==> flow/design.v <==
module Vending_Machine(clock, reset, cash_in, purchase, present_state, next_state, cash_return);
	input clock, reset;
	input [1:0] cash_in;
	output reg purchase;
	output reg [1:0] cash_return, present_state, next_state;
	parameter 	state0= 2'b00,  
				state1= 2'b01,  
				state2= 2'b10,  
				state3= 2'b11,  
				n = 15;
	always@(posedge clock)
	begin
		if(n==10)
		begin 
			if(reset==1)
			begin 
				present_state=0;
				next_state=0;
			end
			else
			begin
				present_state=next_state;
				case(present_state)
				state0: if(cash_in == 2'b00)
							begin
								next_state = state0;
								purchase =0;
								cash_return =0;
							end
						else if(cash_in == 2'b01)
							begin
								next_state=state1;
								purchase = 0;
								cash_return = 0;
							end
						else if(cash_in == 2'b10)
							begin
								next_state=state0;
								purchase=1;
								cash_return=0;
							end
						else if(cash_in == 2'b11)
							begin
								next_state = state0;
								purchase = 1;
								cash_return = 2'b10;
							end
				state1: if(cash_in == 2'b00)
							begin
								next_state = state0;
								purchase =0;
								cash_return =2'b01;
							end
						else if(cash_in == 2'b01)
							begin
								next_state=state0;
								purchase = 1;
								cash_return = 0;
							end
						else if(cash_in == 2'b10)
							begin
								next_state=state0;
								purchase=1;
								cash_return=2'b01;
							end
						else if(cash_in == 2'b11)
							begin
								next_state = state0;
								purchase = 1;
								cash_return = 2'b11;
							end
				endcase
			end
		end
		else if (n==15)
		begin 
			if(reset==1)
			begin 
				present_state=0;
				next_state=0;
			end
			else
			begin
				present_state=next_state;
				case(present_state)
				state0: if(cash_in == 2'b00)
							begin
								next_state = state0;
								purchase =0;
								cash_return =0;
							end
						else if(cash_in == 2'b01)
							begin
								next_state=state1;
								purchase = 0;
								cash_return = 0;
							end
						else if(cash_in == 2'b10)
							begin
								next_state=state2;
								purchase=0;
								cash_return=0;
							end
						else if(cash_in == 2'b11)
							begin
								next_state = state0;
								purchase = 1;
								cash_return = 2'b01;
							end
				state1: if(cash_in == 2'b00)
							begin
								next_state = state0;
								purchase =0;
								cash_return =2'b01;
							end
						else if(cash_in == 2'b01)
							begin
								next_state=state2;
								purchase = 0;
								cash_return = 0;
							end
						else if(cash_in == 2'b10)
							begin
								next_state=state0;
								purchase=1;
								cash_return=0;
							end
						else if(cash_in == 2'b11)
							begin
								next_state = state0;
								purchase = 1;
								cash_return = 2'b10;
							end
				state2: if(cash_in == 2'b00)
							begin
								next_state = state0;
								purchase =0;
								cash_return =2'b10;
							end
						else if(cash_in == 2'b01)
							begin
								next_state=state0;
								purchase = 1;
								cash_return = 0;
							end
						else if(cash_in == 2'b10)
							begin
								next_state=state0;
								purchase=1;
								cash_return=2'b01;
							end
						else if(cash_in == 2'b11)
							begin
								next_state = state0;
								purchase = 1;
								cash_return = 2'b11;
							end
				endcase
			end
		end
		else if(n==20)
		begin 
			if(reset==1)
			begin 
				present_state=0;
				next_state=0;
			end
			else
			begin
				present_state=next_state;
				case(present_state)
				state0: if(cash_in == 2'b00)
							begin
								next_state = state0;
								purchase =0;
								cash_return =0;
							end
						else if(cash_in == 2'b01)
							begin
								next_state=state1;
								purchase = 0;
								cash_return = 0;
							end
						else if(cash_in == 2'b10)
							begin
								next_state=state2;
								purchase=0;
								cash_return=0;
							end
						else if(cash_in == 2'b11)
							begin
								next_state = state0;
								purchase = 1;
								cash_return = 0;
							end
				state1: if(cash_in == 2'b00)
							begin
								next_state = state0;
								purchase =0;
								cash_return =2'b01;
							end
						else if(cash_in == 2'b01)
							begin
								next_state=state2;
								purchase = 0;
								cash_return = 0;
							end
						else if(cash_in == 2'b10)
							begin
								next_state=state3;
								purchase=0;
								cash_return=0;
							end
						else if(cash_in == 2'b11)
							begin
								next_state = state0;
								purchase = 1;
								cash_return = 2'b10;
							end
				state2: if(cash_in == 2'b00)
							begin
								next_state = state0;
								purchase =0;
								cash_return =2'b10;
							end
						else if(cash_in == 2'b01)
							begin
								next_state=state3;
								purchase = 0;
								cash_return = 0;
							end
						else if(cash_in == 2'b10)
							begin
								next_state=state0;
								purchase=1;
								cash_return=2'b00;
							end
						else if(cash_in == 2'b11)
							begin
								next_state = state0;
								purchase = 1;
								cash_return = 2'b10;
							end
				state3: if(cash_in == 2'b00)
							begin
								next_state = state0;
								purchase =0;
								cash_return =2'b11;
							end
						else if(cash_in == 2'b01)
							begin
								next_state=state0;
								purchase = 1;
								cash_return = 0;
							end
						else if(cash_in == 2'b10)
							begin
								next_state=state0;
								purchase=1;
								cash_return=2'b01;
							end
						else if(cash_in == 2'b11)
							begin
								next_state = state0;
								purchase = 1;
								cash_return = 2'b11;
							end
				endcase
			end
		end
	end
endmodule
### Step by step through the tools: Vending_Machine

The steps from the RTL of Vending_Machine to its reports follow in flow order.
Lines are those of the file above, counted from 1.
Cell names lack the library's common part.
A cell with -- has no value.

* design top: Vending_Machine
* clock: clock
* library: sky130hd
* corner: tt_025C_1v80

### Word level

Yosys after proc, flatten, opt, wreduce and memory -nomap, before mapping. Memory bits, and registers merged into a memory's read port (data or address), are not among the register bits. Print and check cells are not counted. Equal cells are merged and count once.

* bitwise logic cells: 1
* eq/ne operators: 8
* multiplexer cells: 33
* reduce/logical cells: 5

Operator list (number)
* 2-bit two-way mux: 21
* 5-bit inequality test with constant B: 3
* 2-bit case mux with 3-bit select: 2
* 1-bit two-way mux: 9
* 2-bit equality test with constant B: 3
* 5-bit AND reduction: 1
* 2-bit by 1-bit equality test with 1-bit output with constant B: 2
* 2-bit logical NOT: 2
* 3-bit nonzero test: 1
* 1-bit case mux with 3-bit select: 1
* 2-bit AND reduction: 1
* 1-bit NOT: 1

* cells after elaboration: 51
* output and inout port bits: 7
* input bits: 4
* register bits: 7

### Depth

Longest topological path by Yosys (ltp), each cell counted once; first at word level (registers and memories cut), then after technology mapping (sequential cells cut; the memories' decode and read muxes count).

* depth after elaboration: 6
* ABC_AREA: 1
* depth in mapped cells: 8
* mapped depth without buffers: 8

### Netlist

Yosys stat after the flow's synthesis: flattened, memories mapped to cells. It holds for the ABC_AREA given above (unset counts as 0); a run with the other value may have another netlist.

* buffers: 0
* sequential part of the area: 170.2 sq um
* flip-flops: 7
* mapped cells: 64
* synthesis area: 508.0 sq um

Cells by type
* ha_1: number 10, total area 125.12 sq um
* edfxtp_1: number 3, total area 90.086 sq um
* dfxtp_1: number 4, total area 80.077 sq um
* nand2_1: number 13, total area 48.797 sq um
* inv_1: number 10, total area 37.536 sq um
* nor2_1: number 9, total area 33.782 sq um
* a21oi_1: number 3, total area 15.014 sq um
* nand3_1: number 3, total area 15.014 sq um
* nor2_2: number 2, total area 12.512 sq um
* nand3_2: number 1, total area 10.01 sq um
* nor3_2: number 1, total area 10.01 sq um
* a21oi_2: number 1, total area 8.758 sq um
* a2bb2oi_1: number 1, total area 8.758 sq um
* inv_2: number 2, total area 7.507 sq um
* o21ai_0: number 1, total area 5.005 sq um

### Path before layout

Path of least setup slack by OpenSTA after synthesis, without wires, with an ideal clock, recovery checks aside; 20% of the period is set as input and as output delay. Where synthesis merged equal registers, the netlist keeps one of their names.

* path type: reg-to-reg
* start: reg next_state[0]
* end: reg purchase
* buffers on the path: 0
* clock period: 2120 ps
* path delay: 1322 ps
* library setup time: 256 ps
* launch time at the first pin: 0 ps
* path slack: 798 ps
* required time: 1864 ps
* stages on the path: 6
* arrival time: 1066 ps
* synthesis period reached: 1322 ps

"path delay" = arrival - input delay + setup time.
"stages on the path": output pins that drive a net of the path, with the launching flip-flop's if there is one; two outputs of one cell count as two.
"synthesis period reached" is the clock period less the worst setup slack; recovery checks do not enter. This is arithmetic on one report: input and output delays are still those of the set period (20% each).
The rows between start and end are the longest chain of elaborated cells between them; the timing report does not say that the signal goes this way. Where chains are equally long, one stands for them.
A line is the first line of the expression or statement that the cell stems from. Yosys adds cells for indexed reads and writes and turns some case tables into memories.
A register here has more assigning lines than the two given.
The path ends at the data pin of a flip-flop with enable; ways to the enable are not counted.

* cells stage by stage: dfxtp_1 inv_1 ha_1 inv_2 nor2_1 a21oi_1
* length of the longest elaborated chain: 2
* elaborated cells on any way between the ends: 4
* source lines of those cells: 1
* those cells by class: eq/ne (2); mux (1); reduce/logical (1)

Ends and longest elaborated chain, post-synthesis
* start: declaration: line 5 `output reg [1:0] cash_return, present_state, next_state;`
* start: assignment: line 26 `next_state = state0;`
* start: assignment: line 32 `next_state=state1;`
* 2-bit equality test: line 85 `case(present_state)`
* 1-bit case mux with 3-bit select: line 85
* end: assignment: line 89 `purchase =0;`
* end: assignment: line 95 `purchase = 0;`
* end: declaration: line 4 `output reg purchase;`

### Worst path after layout

From the final timing report of stored run 2: the path of least setup slack in the routed layout; clock arrival at registers is part of the times.
The path's times are printed in steps of 10 ps; the period is the one set.

* path type: reg-to-reg
* start: reg next_state[1]
* end: reg purchase
* required time: 1310 ps
* arrival time: 1170 ps
* buffers on the path: 0
* path slack: 130 ps
* clock period: 1300 ps
* stages on the path: 6
* launch time at the first pin: 250 ps
* library setup time: 250 ps

The rows between start and end are the longest chain of elaborated cells between them; the timing report does not say that the signal goes this way. Where chains are equally long, one stands for them.
A register here has more assigning lines than the two given.
The path ends at the data pin of a flip-flop with enable; ways to the enable are not counted.

* cells stage by stage: dfxtp_4 inv_4 ha_4 inv_6 nor2_2 a21oi_1
* length of the longest elaborated chain: 2
* elaborated cells on any way between the ends: 4
* source lines of those cells: 1
* those cells by class: eq/ne (2); mux (1); reduce/logical (1)

Ends and longest elaborated chain, post-layout
* start: declaration: line 5 `output reg [1:0] cash_return, present_state, next_state;`
* start: assignment: line 26 `next_state = state0;`
* start: assignment: line 32 `next_state=state1;`
* 2-bit equality test: line 85 `case(present_state)`
* 1-bit case mux with 3-bit select: line 85
* end: assignment: line 89 `purchase =0;`
* end: assignment: line 95 `purchase = 0;`
* end: declaration: line 4 `output reg purchase;`

FLOW RESULTS
============

Measured results for Vending_Machine: 2 stored runs of the Yosys and OpenROAD flow on sky130hd. The settings differ; the order carries no meaning. The constraints put input and output delay at 20% of the set period each and load the outputs with 0.01 pF.
"period reached" means the clock period less the worst setup slack. The figure is calculated, with input and output delays left at 20% of the set period.
By "critical setup path time" is meant the share of the clock period that the worst setup path is allowed (20% is reserved at inputs, 20% at outputs), minus its slack. Clock arrival times at its registers enter into it.
"power consumption" is the tool's figure for a default switching activity; nothing was simulated.
"critical setup path time" is given in steps of 10 ps.

### Stored run 1

Settings: `period_ns=2.71`, `CORE_UTILIZATION=52`, `PLACE_DENSITY=0.58`, `CORE_ASPECT_RATIO=1.75`, `CELL_PAD_IN_SITES_GLOBAL_PLACEMENT=0`, `CELL_PAD_IN_SITES_DETAIL_PLACEMENT=0`, `GPL_ROUTABILITY_DRIVEN=1`, `CTS_CLUSTER_SIZE=80`, `CAP_MARGIN=40`, `SLEW_MARGIN=5`, `MAX_ROUTING_LAYER=met5`, `CORE_MARGIN=2`

Incomplete, floorplanning halted on PDN-0185.

### Stored run 2

Settings: `period_ns=1.3`, `CORE_UTILIZATION=20`, `SETUP_SLACK_MARGIN=0.38`, `PLACE_DENSITY=0.58`, `ABC_AREA=1`, `GPL_TIMING_DRIVEN=0`, `CTS_CLUSTER_SIZE=22`, `MAX_ROUTING_LAYER=met5`, `CAP_MARGIN=20`, `CORE_MARGIN=2`, `SLEW_MARGIN=20`

- Mapped cell area after synthesis: 508.0 sq um
- Final utilization: 31.9 %
- Period reached: 1,168 ps
- Critical setup path time: 1,170 ps
- Critical path type: reg-to-reg
- Total negative slack on setup checks: 0 ps
- Worst setup slack after layout: 132 ps
- Power consumption: 1.728 mW
- Std-cell area (final layout): 777.0 sq um
- Lowest hold slack: 443 ps
- Die area: 2,958.8 sq um
